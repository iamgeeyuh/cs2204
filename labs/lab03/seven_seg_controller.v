==> flow/design.v <==
`timescale 1ns / 1ps
module seven_seg_controller(
 input clk,
 input overflow,
 input carry_out,
 input [3:0] sum,
 input [6:0] result,
 input [3:0] ip1,
 input [3:0] ip2,
 input [6:0] input1,
 input [6:0] input2,
 output reg [6:0]T,
 output reg [3:0] temp,
 output reg [7:0] t_an
    );
reg [31:0]Time=32'd0;
reg [2:0]num=3'd0;  
always@(posedge clk)
 begin
    if(Time==32'h40000)
    begin
        Time <= 0;
        num <= num + 1'b1;
    end
    else
        Time <= Time + 1;
 end
 always@(sum,carry_out,overflow)
 begin
        if((overflow==1 && carry_out==1)||(sum[3]== 1 && overflow==0))
            temp <= (~sum) + 1'b1;
        else
            temp <= sum;
 end
 always@(posedge clk)
 begin
     case(num)
        3'b000: 
                begin
                    t_an = 8'b11111110;
                    T = result;
                end
        3'b001: begin
                    t_an = 8'b11111101;
                    if((overflow==1 && carry_out==1)||(sum[3]==1 && overflow==0))
                        T = 7'b0111111;
                    else
                        T = 7'b1111111;
                end
        3'b010: begin 
                    t_an = 8'b11111011; 
                    T = 7'b1111111; 
                end
        3'b011: begin 
                    t_an = 8'b11110111; 
                    T = 7'b1111111;
                end
        3'b100: begin
                    t_an = 8'b11101111;
                    T = input2;
                end
        3'b101: begin
                    t_an = 8'b11011111;
                    if(ip2[3] == 1)
                        T = 7'b0111111;
                    else
                        T = 7'b1111111;
                end
        3'b110: begin
                    t_an = 8'b10111111;
                    T = input1;
                end
        3'b111: begin
                    t_an = 8'b01111111;
                    if(ip1[3] == 1)
                        T = 7'b0111111;
                    else
                        T = 7'b1111111;
                end
    endcase
 end 
endmodule
# ---- Tool chain data of seven_seg_controller
# Tool output for the design above, in the order of the flow.
# Lines are those of the file above, counted from 1.
# Operators: Yosys type, input widths -> output width; for muxes data width and select width s.
# Library cell names are shortened.
# A cell with - has no value.
dict set report setup {
  top_module {seven_seg_controller}
  clock_port {clk}
  cell_library {sky130hd}
  lib_corner {tt_025C_1v80}
}

# ---- Word-level counts
# Source: Yosys, flattened and elaborated, memories not mapped. Widths are those after wreduce; folded enables and synchronous resets count as part of the registers. Registers that Yosys merges into a memory's read port (data or address) are not register bits. Print and check cells do not count. Equal cells are merged and count once.
dict set report op_classes {
  bitwise 2
  n_eq 8
  n_addsub 3
  n_mux 6
  reduce_logical 5
}
# cell n
set op_table {}
lappend op_table {{$pmux 8 s8} 1}
lappend op_table {{$pmux 7 s7} 1}
lappend op_table {{$add 32x1->32 const B} 1}
lappend op_table {{$eq 32x19->1 const B} 1}
lappend op_table {{$mux 7} 3}
lappend op_table {{$eq 3x3->1 const B} 4}
lappend op_table {{$eq 3x2->1 const B} 2}
lappend op_table {{$add 4x1->4 const B} 1}
lappend op_table {{$not 4->4} 1}
lappend op_table {{$mux 4} 1}
lappend op_table {{$add 3x1->3 const B} 1}
lappend op_table {{$eq 3x1->1 const B} 1}
lappend op_table {{$logic_not 3->1} 1}
lappend op_table {{$logic_and 1x1->1} 2}
lappend op_table {{$reduce_or 2->1} 1}
lappend op_table {{$logic_or 1x1->1} 1}
lappend op_table {{$not 1->1} 1}
dict set report word_totals {
  ff_bits 50
  elab_cells 28
}

# ---- Logic depth
# Depth = most cells in a row (Yosys ltp): at word level without a register or memory, in the mapped netlist without a sequential cell, where the memories' decode and read muxes count.
dict set report depth {
  ltp_word 5
  abc_area 0
  ltp_mapped 7
}

# ---- Mapped cells and area
# Yosys stat after the flow's synthesis: flattened, memories mapped to cells. It holds for the ABC_AREA given above (unset counts as 0); a run with the other value may have another netlist.
# The area totals of this step are shown rounded.
dict set report mapped {
  cells 231
  area_um2 2210
  seqArea_um2 1030
  ffs 50
  n_buf 5
}
# type n type_area_um2
set types {}
lappend types {dfxtp_1 47 940.902}
lappend types {xnor2_1 22 192.685}
lappend types {ha_1 9 112.608}
lappend types {nand4_1 15 93.84}
lappend types {edfxtp_1 3 90.086}
lappend types {nand2_1 18 67.565}
lappend types {nor2_1 18 67.565}
lappend types {xor2_1 7 61.309}
lappend types {nand3_1 11 55.053}
lappend types {a22o_1 6 52.55}
lappend types {inv_1 13 48.797}
lappend types {nor3_1 9 45.043}
lappend types {a21oi_1 8 40.038}
lappend types {and3_1 6 37.536}
lappend types {nor4_1 6 37.536}
lappend types {nand4_4 1 21.27}
lappend types {nor2b_1 3 18.768}
lappend types {and4_1 2 17.517}
# Other cell types: 19; their cells: 27.

# ---- Timing after synthesis
# Path of least setup slack by OpenSTA after synthesis, without wires, with an ideal clock, recovery checks aside; 20% of the period is set as input and as output delay. Where synthesis merged equal registers, the netlist keeps one of their names.
dict set report synth_path {
  path_kind {flip-flop to flip-flop}
  startpoint {reg Time[0]}
  endpoint {reg Time[24]}
  path_delay_ns 1.898
  setup_ns 0.120
  arrival_ns 1.778
  t_first_pin_ns 0.000
  tclk_ns 2.22
  path_stages 6
  path_buffers 0
  slack_ns 0.323
  period_less_setup_slack_ns 1.897
}
# "path_delay_ns" = arrival - input delay + setup time.
# "path_stages" counts driving pins, that of a launching flip-flop among them; a cell with two outputs on the path counts twice.
# "period_less_setup_slack_ns" is the clock period less the worst setup slack; recovery checks do not enter. This is arithmetic on one report: input and output delays are still those of the set period (20% each).
# The rows between start and end are the longest chain of elaborated cells between them; the timing report does not say that the signal goes this way. Where chains are equally long, one stands for them.
# A line is the first line of the expression or statement that the cell stems from. Yosys adds cells for indexed reads and writes and turns some case tables into memories.
dict set report synth_between {
  path_cell_list {dfxtp_1 -> ha_1 -> nand4_2 -> or4_4 -> or3_4 -> xnor2_2}
  elab_chain_len 1
  cells_between 2
  cone_lines 2
}
# item line
set synth_lines {}
lappend synth_lines {{start, declared} 16} ;# reg [31:0]Time=32'd0;
lappend synth_lines {{start, assigned} 22} ;# Time <= 0;
lappend synth_lines {{start, assigned} 26} ;# Time <= Time + 1;
lappend synth_lines {{$add 32x1->32} 26}
lappend synth_lines {{end, assigned} 22}
lappend synth_lines {{end, assigned} 26}
lappend synth_lines {{end, declared} 16}

# ---- Timing after layout
# Path of least setup slack in the final report of entry B (OpenROAD, finished layout, wires in). Where an end is a register, its clock arrival counts in the times.
dict set report layout_path {
  path_kind {input port to output port}
  startpoint {in overflow}
  endpoint {out temp[1]}
  path_buffers 2
  tclk_ns 3.22
  arrival_ns 2.33
  path_stages 4
  slack_ns 0.25
  output_delay_ns 0.64
  t_first_pin_ns 0.64
}
# The rows between start and end are the longest chain of elaborated cells between them; the timing report does not say that the signal goes this way. Where chains are equally long, one stands for them.
dict set report layout_between {
  path_cell_list {clkdlybuf4s50_1 -> mux2i_1 -> mux2_2 -> clkdlybuf4s50_1}
  elab_chain_len 4
  cells_between 5
}
# item line
set layout_lines {}
lappend layout_lines {{start, declared} 4} ;# input overflow,
lappend layout_lines {{$not 1->1} 30} ;# if((overflow==1 && carry_out==1)||(sum[3]== 1 && overflow==0))
lappend layout_lines {{$logic_and 1x1->1} 30}
lappend layout_lines {{$logic_or 1x1->1} 30}
lappend layout_lines {{$mux 4} 30}
lappend layout_lines {{end, declared} 13} ;# output reg [3:0] temp,

; Stored flow runs of seven_seg_controller (2 of them; Yosys, OpenROAD, sky130hd). They differ in their settings and are not a sequence. Constraints: input delay and output delay 20% of the set period each, output load 0.01 pF.
; By "period_less_ws_ns" is meant the clock period of the run minus its worst setup slack. This is arithmetic on one report: input and output delays are still those of the set period (20% each).
; "worst_path_time_ns": the worst setup path's part of the clock period (all of it between registers, 20% less for each end at a port) less its slack. A launch clock that arrives late makes it longer, a capture clock that arrives late makes it shorter.
; "power_uw" is the tool's figure for a default switching activity; nothing was simulated.
; The results are shown rounded.

[entry A: settings]
period_ns = 1.65
CORE_UTILIZATION = 68
PLACE_DENSITY_LB_ADDON = 0.01
CELL_PAD_IN_SITES_DETAIL_PLACEMENT = 0
TNS_END_PERCENT = 90
ABC_AREA = 1
CTS_CLUSTER_DIAMETER = 98
CAP_MARGIN = 10
CORE_MARGIN = 2
SLEW_MARGIN = 20
[entry A: results]
outcome = incomplete, routing halted on GRT-0232

[entry B: settings]
period_ns = 3.22
CAP_MARGIN = 20
CORE_MARGIN = 2
CORE_UTILIZATION = 40
SLEW_MARGIN = 20
[entry B: results]
worst_path_time_ns = 1.68
worstPathKind = input port to output port
synth_chip_area_um2 = 2210
timing.hold.ws_ns = 0.473
power_uw = 1210
period_less_ws_ns = 2.970
finish.stdcell_area_um2 = 2900
total_die_area_um2 = 6120
setup_ws_ns = 0.250
